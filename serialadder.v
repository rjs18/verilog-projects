==> flow/design.v <==
module serialadder(clk,si,la,lb,A,B,out);
input clk,la,lb,si;	 
input [22:0] A,B;	
output reg[22:0] out;	 
reg[22:0] A1=0,B1=0;		 
reg siA=0,sftctrl=0;reg[4:0] count=0;	 
reg c_in,s,c_out;	 
reg Q=0,D=0;	
always@(posedge clk)
begin
if(la||lb)	 
begin
sftctrl=0;count=0;	 
A1=A;B1=B;		
c_in=0;s=0;c_out=0;	 
end
else if(count==23)
begin
out=A1;		 
sftctrl=0;	 
end
else 
begin
sftctrl=1'b1;		 
{c_out,s}=A1[0]+B1[0]+c_in;	
siA=s;		 
A1=A1>>1;	 
B1=B1>>1;	
A1[22]=siA;
B1[22]=si;
D=sftctrl?c_out:Q;	 
Q=D;			 
c_in=Q;		 
count=count+1;		 
end
end
endmodule
module serialadder_testbench();
reg clk,si,la,lb;
reg[22:0] A,B;
wire [22:0] out;
serialadder sa(clk,si,la,lb,A,B,out);
initial
clk=1'b0;
always
#10 clk=~clk;
initial
begin
la=1;lb=1;
A=1;B=12;
si=0;
#20 la=0;lb=0;
#550 la=1;lb=1;
A=12;B=14;
#20 la=0;lb=0; 
end
endmodule
### From RTL to reports: serialadder

What the tools print for serialadder, step after step.
Line numbers count from 1 in the design file above.
Operators: Yosys type, input widths -> output width; for muxes data width and select width s.
Library cell names are shortened.
Not given: --

| inputs | value |
|---|---|
| design top | serialadder |
| clock | clk |
| library | sky130hd |
| library corner | tt_025C_1v80 |

### Word level

Counts by Yosys on the flattened word-level netlist (proc, flatten, opt, wreduce; memories kept). Register bits leave out memories and registers merged into their read ports (data or address). Print and check cells are left out. Cells with the same type and inputs are merged into one.

| operators by class | value |
|---|---|
| add/subtract/negate cells | 3 |
| equality and inequality tests | 2 |
| multiplexer cells | 6 |
| bitwise operators | 1 |
| reduce/logical cells | 2 |

Operators with widths:

| cell | number |
|---|---|
| $mux 23 | 2 |
| $mux 22 | 2 |
| $add 5x1->5 const B | 1 |
| $eq 5x5->1 const B | 1 |
| $add 1x1->2 | 1 |
| $add 2x1->2 | 1 |
| $ne 2x2->1 const B | 1 |
| $reduce_and 2->1 | 1 |
| $mux 1 | 2 |
| $logic_or 1x1->1 | 1 |
| $not 1->1 | 1 |

| storage and ports | value |
|---|---|
| register bits after elaboration | 75 |
| input port bits | 50 |

### Logic depth

Yosys ltp: most cells in a row. Word level: on the elaborated netlist, between registers, memories and ports. Mapped: between sequential cells and ports; inverters and the memories' decode and read muxes count.

| logic depth | value |
|---|---|
| word-level depth | 4 |
| ABC_AREA | 0 |
| mapped depth | 6 |
| depth with buffers taken out | 4 |

### Mapped cells and area

Yosys stat after the flow's synthesis: flattened, memories mapped to cells. It holds for the ABC_AREA given above (unset counts as 0); a run with the other value may have another netlist.
The area totals of this step are shown rounded.

Cells by type:

| type | number | total area (µm²) |
|---|---|---|
| edfxtp_1 | 69 | 2.07E+03 |
| nand2_1 | 140 | 525.504 |
| dfxtp_1 | 6 | 120.115 |
| buf_2 | 7 | 35.034 |
| buf_6 | 2 | 22.522 |
| fa_1 | 1 | 20.019 |
| nand3_1 | 4 | 20.019 |
| xnor2_1 | 2 | 17.517 |
| o21ai_0 | 3 | 15.014 |
| ha_1 | 1 | 12.512 |
| nor2_1 | 3 | 11.261 |
| nand4b_1 | 1 | 8.758 |
| xor2_1 | 1 | 8.758 |
| clkbuf_1 | 2 | 7.507 |
| a31oi_1 | 1 | 6.256 |
| and3_1 | 1 | 6.256 |
| nand2b_1 | 1 | 6.256 |
| nor2_2 | 1 | 6.256 |

Not listed: further types 2, cells in them 2.

| synthesis totals | value |
|---|---|
| mapped cells | 248 |
| cell area after synthesis | 2,930 µm² |
| flip-flop cells | 75 |
| buffers | 11 |

### Worst setup path after synthesis

OpenSTA on the mapped netlist: ideal clock, no wires. The path of least setup slack (recovery checks aside). Input and output delay are each 20% of the period. Register names are those of the netlist, which keeps one name where synthesis merged equal registers.

| path post-synthesis | value |
|---|---|
| path type | input port to flip-flop |
| start | input port lb |
| end | register A1[0] |
| period | 7,770 ps |
| library setup time | 508 ps |
| arrival | 4,057 ps |
| data required time | 7,262 ps |
| setup slack | 3,205 ps |
| path delay | 3,011 ps |
| stages on the path | 5 |
| synthesis period reached | 4,565 ps |

"path delay" = arrival - input delay + setup time.
"stages on the path" counts driving pins, that of a launching flip-flop among them; a cell with two outputs on the path counts twice.
"synthesis period reached" is the clock period less the worst setup slack; recovery checks do not enter. This is arithmetic on one report: input and output delays are still those of the set period (20% each).
The rows between start and end are the longest chain of elaborated cells between them; the timing report does not say that the signal goes this way. Where chains are equally long, one stands for them.
Each line given opens the expression or statement behind the cell; cells for indexed reads and writes are added by Yosys, which also makes memories of some case tables.
Only ways into the end's enable, where the timed path ends, are counted here.

| on the way, post-synthesis | value |
|---|---|
| path through | or2_1 clkbuf_1 buf_6 nor2_1 inv_1 |
| cells in the longest elaborated chain | 2 |

Ends and longest elaborated chain, post-synthesis:

| item | RTL line | text |
|---|---|---|
| start, declared | 2 | `input clk,la,lb,si;` |
| $logic_or 1x1->1 | 11 | `if(la\|\|lb)` |
| $ne 2x2->1 | -- |  |
| end, assigned | 14 | `A1=A;B1=B;` |
| end, assigned | 27 | `A1=A1>>1;` |
| end, declared | 5 | `reg[22:0] A1=0,B1=0;` |

### Timing after layout

Path of least setup slack in the final report of run 1 (OpenROAD, finished layout, wires in). Where an end is a register, its clock arrival counts in the times.
The path's times are printed in steps of 10 ps; the period is the one set.

| path post-layout | value |
|---|---|
| path type | input port to flip-flop |
| start | input port lb |
| end | register A1[17] |
| period | 4,320 ps |
| library setup time | 360 ps |
| arrival | 2,670 ps |
| data required time | 4,280 ps |
| setup slack | 1,610 ps |
| stages on the path | 7 |

The rows between start and end are the longest chain of elaborated cells between them; the timing report does not say that the signal goes this way. Where chains are equally long, one stands for them.
Only ways into the end's enable, where the timed path ends, are counted here.

| on the way, post-layout | value |
|---|---|
| path through | clkdlybuf4s50_1 or2_1 clkbuf_1 buf_6 nor2_4 buf_16 inv_4 |
| cells in the longest elaborated chain | 2 |

Ends and longest elaborated chain, post-layout:

| item | RTL line | text |
|---|---|---|
| start, declared | 2 | `input clk,la,lb,si;` |
| $logic_or 1x1->1 | 11 | `if(la\|\|lb)` |
| $ne 2x2->1 | -- |  |
| end, assigned | 14 | `A1=A;B1=B;` |
| end, assigned | 27 | `A1=A1>>1;` |
| end, declared | 5 | `reg[22:0] A1=0,B1=0;` |

Lab notebook: serialadder

Settings and measured results of 2 stored flow runs for module serialadder (sky130hd), not sorted in any way. The constraints put input and output delay at 20% of the set period each and load the outputs with 0.01 pF.
By "reached clock period" is meant the clock period of the run minus its worst setup slack. This is arithmetic on one report: input and output delays are still those of the set period (20% each).
By "worst setup path time" is meant the share of the clock period that the worst setup path is allowed (20% is reserved at inputs, 20% at outputs), minus its slack. Clock arrival times at its registers enter into it.
By "power consumption" is meant OpenSTA's value without simulated activity: inputs other than the clock are taken to toggle once in ten clock periods, and the tool carries that through the logic.
"worst setup path time" is given in steps of 10 ps.
Results are given in rounded form.
A setting shown as - is not set for that run.

| run | period_ns | CORE_UTILIZATION | PLACE_DENSITY_LB_ADDON | CORE_ASPECT_RATIO | TNS_END_PERCENT | GPL_TIMING_DRIVEN | GPL_ROUTABILITY_DRIVEN | CTS_CLUSTER_SIZE | CTS_CLUSTER_DIAMETER | CAP_MARGIN | MAX_ROUTING_LAYER | CORE_MARGIN | SLEW_MARGIN | CELL_PAD_IN_SITES_DETAIL_PLACEMENT | MIN_ROUTING_LAYER | reached clock period (ps) | setup slack of the worst path (ps) | Yosys chip area after synthesis (µm²) | power consumption (mW) | final design utilization (%) | post-route worst hold slack (ps) | die footprint (µm²) | worst setup path time (ps) | worst setup path kind | final setup TNS (ps) | standard-cell area after layout (µm²) |
|---|---|---|---|---|---|---|---|---|---|---|---|---|---|---|---|---|---|---|---|---|---|---|---|---|---|---|
| run 1 | 4.32 | 16 | 0.01 | 1.95 | 85 | 0 | 1 | 99 | 136 | 30 | met4 | 2 | 20 | - | - | 2,713 | 1,610 | 2,930 | 1.89 | 23.8 | 449 | 19,500 | 1,850 | input port to flip-flop | 0 | 4,310 |
| run 2 | 5.79 | 22 | 0.1 | - | - | - | 0 | - | 398 | 30 | met4 | 6 | 20 | 1 | met1 | 3,004 | 2,790 | 2,930 | 1.25 | 32.3 | 449 | 16,200 | 1,850 | input port to flip-flop | 0 | 4,130 |
